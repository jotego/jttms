==> flow/design.v <==
module jt34070(
    input            rst,
    input            clk,
    input            cen,
    output reg       cen2d,      
    input            mode,
    input            dataen,
    input            dump,       
    output reg       xat,
    input      [3:0] din_a,      
    input      [3:0] din_b,      
    output reg [3:0] red,
    output reg [3:0] green,
    output reg [3:0] blue
);
reg  [13:0] pal[0:15];  
reg  [ 4:0] rdcnt;
reg  [ 7:0] dlatch;
wire [ 3:0] amux;
wire [13:0] pxl_mux;
reg         rdokl, phase;
wire        rdok;
integer     aux;
assign rdok    = !mode && !dataen;
assign amux    = phase ? dlatch[7:4] : dlatch[3:0];
assign pxl_mux = pal[ amux ];
always @(posedge clk) begin
    cen2d <= ~phase & cen;
end
always @(posedge clk) begin
    if( rst ) begin
        for( aux=0; aux<16; aux=aux+1 ) pal[aux] <= 0;
        rdcnt <= 0;
        rdokl <= 0;
        phase <= 0;
        red   <= 0;
        green <= 0;
        blue  <= 0;
        xat   <= 0;
    end else if(cen) begin
        rdokl <= rdok;
        phase <= ~phase;
        if( rdok ) begin
            rdcnt <= !rdokl ? 1 : rdcnt+5'd1;
        end
        if( rdok ) begin  
            if( !rdcnt[0] )
                pal[ rdcnt[4:1] ][13:8] <= { din_a[2:1], din_b };
            else
                pal[ rdcnt[4:1] ][ 7:0] <= { din_a, din_b };
        end
        if( phase ) dlatch <= { din_a, din_b };
        if( dataen ) begin
            xat <= pxl_mux[13];
            if( !pxl_mux[12] ) begin  
                { red, green, blue } <= pxl_mux[11:0];
            end
        end else begin
            { red, green, blue } <= 0;
        end
    end
end
endmodule
==> Step by step through the tools: jt34070 <==
Tool output for the design above, in the order of the flow.
Lines are those of the file above, counted from 1.
{ "design": {"top": "jt34070", "clock": "clk", "cell_library": "sky130hd", "pvt_corner": "tt_025C_1v80"} }

==> Word level <==
Yosys after proc, flatten, opt, wreduce and memory -nomap, before mapping. Memory bits, and registers merged into a memory's read port (data or address), are not among the register bits. Print and check cells are not counted. Equal cells are merged and count once.
Yosys's memory passes give these memory sizes; they may raise the number of words (mostly to a power of two), join words into wider ones and drop unused or constant bits.
{ "word_totals": {"register_bits": 29, "ram_bits": 224, "mem_count": 1, "out_inout_bits": 14, "word_cells": 47} }
{ "op_classes": {"n_addsub": 1, "n_eq": 1, "muxes": 25, "n_logic": 3, "reduce_and_logical": 7} }
{ "mem_list": {"columns": ["memory", "size", "word_bits", "line_no", "rtl"], "rows": [
  ["pal", 16, 14, 16, "reg  [13:0] pal[0:15];"]
]} }
{ "op_table": {"columns": ["cell", "n"], "rows": [
  ["two-way mux 14 bit", 8],
  ["two-way mux 4 bit", 7],
  ["two-way mux 1 bit", 9],
  ["AND reduction 2 bit", 3],
  ["adder 5 x 1 -> 5 bit with constant B", 1],
  ["two-way mux 5 bit", 1],
  ["AND reduction 3 bit", 1],
  ["NOT 1 bit", 2],
  ["zero test 1 bit", 2],
  ["!= test 2 bit with constant B", 1],
  ["AND 1 bit", 1],
  ["logical AND 1 bit", 1]
]} }

==> Depth <==
Longest topological path by Yosys (ltp), each cell counted once; first at word level (registers and memories cut), then after technology mapping (sequential cells cut; the memories' decode and read muxes count).
{ "depth": {"word_depth": 5, "abc_area": 0, "ltp_mapped": 9} }

==> Mapped cells and area <==
Source: synth_stat.txt of the flow (Yosys; design flattened, memories mapped). It holds for the ABC_AREA given above (unset counts as 0); a run with the other value may have another netlist.
{ "by_type": {"columns": ["cell", "n", "area_total_um2"], "rows": [
  ["sky130_fd_sc_hd__edfxtp_1", 232, 6.97E+03],
  ["sky130_fd_sc_hd__and2_1", 225, 1407.6],
  ["sky130_fd_sc_hd__mux4_2", 49, 1.1E+03],
  ["sky130_fd_sc_hd__dfxtp_1", 21, 420.403],
  ["sky130_fd_sc_hd__mux2i_1", 26, 260.25],
  ["sky130_fd_sc_hd__a22o_1", 24, 210.202],
  ["sky130_fd_sc_hd__nor2_1", 47, 176.419],
  ["sky130_fd_sc_hd__clkbuf_1", 35, 131.376],
  ["sky130_fd_sc_hd__nand2b_1", 20, 125.12],
  ["sky130_fd_sc_hd__or2_1", 18, 112.608],
  ["sky130_fd_sc_hd__buf_6", 9, 101.347],
  ["sky130_fd_sc_hd__or2_2", 14, 87.584],
  ["sky130_fd_sc_hd__o21ai_1", 15, 75.072],
  ["sky130_fd_sc_hd__nor3_1", 11, 55.053],
  ["sky130_fd_sc_hd__nand2_1", 13, 48.797],
  ["sky130_fd_sc_hd__nand3_1", 7, 35.034],
  ["sky130_fd_sc_hd__a21oi_1", 6, 30.029],
  ["sky130_fd_sc_hd__buf_2", 6, 30.029]
]} }
Not listed: further types 23, cells in them 51.
{ "synth_totals": {"cells": 829, "mapped_area_mm2": 0.0117638, "sequential_area_mm2": 0.0073871, "flip_flops": 253, "buf_cells": 54} }

==> Path before layout <==
Source: OpenSTA report_checks on the synthesized netlist (no wires, ideal clock, input and output delay 20% of the period each), path of least setup slack; recovery checks are left aside. Register names are those of the netlist, which keeps one name where synthesis merged equal registers.
{ "synth_path": {"path_type": "in2reg", "start": "in rst", "end": "mem pal[3][0]", "tclk_ps": 2520, "setup_time_ps": 329, "arrival_ps": 1914, "required_ps": 2191, "setup_slack_ps": 276, "delay_ps": 1739, "driving_pins": 6, "n_path_buf": 1, "period_less_setup_slack_ps": 2244} }
"delay_ps" = arrival - input delay + setup time.
"driving_pins" counts driving pins, that of a launching flip-flop among them; a cell with two outputs on the path counts twice.
"period_less_setup_slack_ps" = period - worst setup slack (recovery checks aside). The figure is calculated, with input and output delays left at 20% of the set period.
{ "synth_via": {"cell_sequence": "sky130_fd_sc_hd__clkbuf_1 > sky130_fd_sc_hd__nor3_1 > sky130_fd_sc_hd__and3_1 > sky130_fd_sc_hd__nand3_1 > sky130_fd_sc_hd__nor3_1 > sky130_fd_sc_hd__or2_1"} }
{ "synth_rtl": {"columns": ["item", "line_no", "rtl"], "rows": [
  ["start, declared", 2, "input            rst,"],
  ["end, declared", 16, "reg  [13:0] pal[0:15];"]
]} }
No chain of elaborated cells between the ends is given.

==> Path in the finished layout <==
Path of least setup slack in the final report of run A (OpenROAD, finished layout, wires in). Where an end is a register, its clock arrival counts in the times.
The report prints the path's times to 10 ps; the period is as set.
{ "layout_path": {"path_type": "reg2reg", "start": "reg phase", "end": "reg red[3]", "tclk_ps": 1870, "setup_time_ps": 90, "arrival_ps": 2670, "required_ps": 2290, "setup_slack_ps": -380, "driving_pins": 10, "n_path_buf": 3} }
The rows between start and end are the longest chain of elaborated cells between them; the timing report does not say that the signal goes this way. Where chains are equally long, one stands for them.
Each line given opens the expression or statement behind the cell; cells for indexed reads and writes are added by Yosys, which also makes memories of some case tables.
A memory read counts as a cell of the chain, while the word-level depth stops at memories.
{ "layout_via": {"cell_sequence": "sky130_fd_sc_hd__dfxtp_4 > sky130_fd_sc_hd__buf_4 > sky130_fd_sc_hd__nand2b_1 > sky130_fd_sc_hd__buf_4 > sky130_fd_sc_hd__o32a_1 > sky130_fd_sc_hd__o21ai_1 > sky130_fd_sc_hd__o21ai_1 > sky130_fd_sc_hd__o31ai_4 > sky130_fd_sc_hd__buf_12 > sky130_fd_sc_hd__mux2i_1", "elab_chain_len": 4, "cone_cells": 6, "cone_lines": 4, "classes_between": "eq/ne: 1; mux: 3; reduce/logical: 1; memory: 1"} }
{ "layout_rtl": {"columns": ["item", "line_no", "rtl"], "rows": [
  ["start, declared", 21, "reg         rdokl, phase;"],
  ["start, assigned", 35, "phase <= 0;"],
  ["start, assigned", 42, "phase <= ~phase;"],
  ["two-way mux 4 bit", 25, "assign amux    = phase ? dlatch[7:4] : dlatch[3:0];"],
  ["memory read (16 x 14 bit)", 16, "reg  [13:0] pal[0:15];"],
  ["two-way mux 4 bit", 55, "if( !pxl_mux[12] ) begin"],
  ["two-way mux 4 bit", 53, "if( dataen ) begin"],
  ["end, assigned", 36, "red   <= 0;"],
  ["end, declared", 12, "output reg [3:0] red,"]
]} }

==> results <==
Top module jt34070; platform sky130hd; tools Yosys and OpenROAD; 2 stored runs in no particular order. Input and output delays are each 20% of the period that was set; the output load is 0.01 pF.
"worst_path_time_ps" is the time allowed to the run's worst setup path (the clock period less input and output delay, where it has them) less its slack. Clock arrival times count: a late capture clock shortens it, a late launch clock lengthens it.
"totalPower_mw": no workload was simulated; the value follows from the tool's default switching activity.
"worst_path_time_ps" is given in steps of 10 ps.

Run A
==> flow/run.sh <==
#!/bin/bash
# the make line also repeats the synthesis and layout settings of config.mk as NAME=value (left out here)
make -C /OpenROAD-flow-scripts/flow DESIGN_CONFIG=/design/flow/config.mk WORK_HOME=/design/flow/orfs CLKGATE_MAP_FILE= finish
==> flow/config.mk <==
export PLATFORM = sky130hd
export DESIGN_NAME = jt34070
export DESIGN_NICKNAME = jt34070
export VERILOG_FILES = /design/flow/design.v
export SDC_FILE = /design/flow/constraint.sdc
export NUM_CORES = 4
export LEC_CHECK = 0
export CAP_MARGIN = 20
export CELL_PAD_IN_SITES_DETAIL_PLACEMENT = 0
export CORE_ASPECT_RATIO = 1.84
export CORE_MARGIN = 6
export CORE_UTILIZATION = 70
export GPL_TIMING_DRIVEN = 1
export HOLD_SLACK_MARGIN = -0.04
export PLACE_DENSITY_LB_ADDON = 0.06
export SETUP_SLACK_MARGIN = 0.38
export SLEW_MARGIN = 25
==> flow/constraint.sdc <==
create_clock -name core_clock -period 1.87 [get_ports {clk}]
set_input_delay 0.3740 -clock core_clock [delete_from_list [all_inputs] [get_ports {clk}]]
set_output_delay 0.3740 -clock core_clock [all_outputs]
set_load 0.01 [all_outputs]

==> results of run A, as JSON <==
{
  "post_synth_area_mm2": 0.0117638,
  "design_die_area_mm2": 0.0202065,
  "final_stdcell_area_mm2": 0.0142387,
  "worst_setup_slack_ps": -379,
  "timing.setup.tns_ps": -3868,
  "hold_ws_ps": 474,
  "totalPower_mw": 12.011,
  "worst_path_time_ps": 2250,
  "critical_path_kind": "reg2reg"
}

Run B
==> flow/run.sh <==
#!/bin/bash
# the make line also repeats the synthesis and layout settings of config.mk as NAME=value (left out here)
make -C /OpenROAD-flow-scripts/flow DESIGN_CONFIG=/design/flow/config.mk WORK_HOME=/design/flow/orfs CLKGATE_MAP_FILE= finish
==> flow/config.mk <==
export PLATFORM = sky130hd
export DESIGN_NAME = jt34070
export DESIGN_NICKNAME = jt34070
export VERILOG_FILES = /design/flow/design.v
export SDC_FILE = /design/flow/constraint.sdc
export NUM_CORES = 4
export LEC_CHECK = 0
export CAP_MARGIN = 20
export CORE_MARGIN = 2
export CORE_UTILIZATION = 40
export SLEW_MARGIN = 20
==> flow/constraint.sdc <==
create_clock -name core_clock -period 2.27 [get_ports {clk}]
set_input_delay 0.4540 -clock core_clock [delete_from_list [all_inputs] [get_ports {clk}]]
set_output_delay 0.4540 -clock core_clock [all_outputs]
set_load 0.01 [all_outputs]

==> results of run B, as JSON <==
{
  "post_synth_area_mm2": 0.0117638,
  "design_die_area_mm2": 0.0307967,
  "final_stdcell_area_mm2": 0.0139296,
  "worst_setup_slack_ps": 140,
  "timing.setup.tns_ps": 0,
  "hold_ws_ps": 476,
  "totalPower_mw": 10.491,
  "worst_path_time_ps": 2130,
  "critical_path_kind": "reg2reg"
}
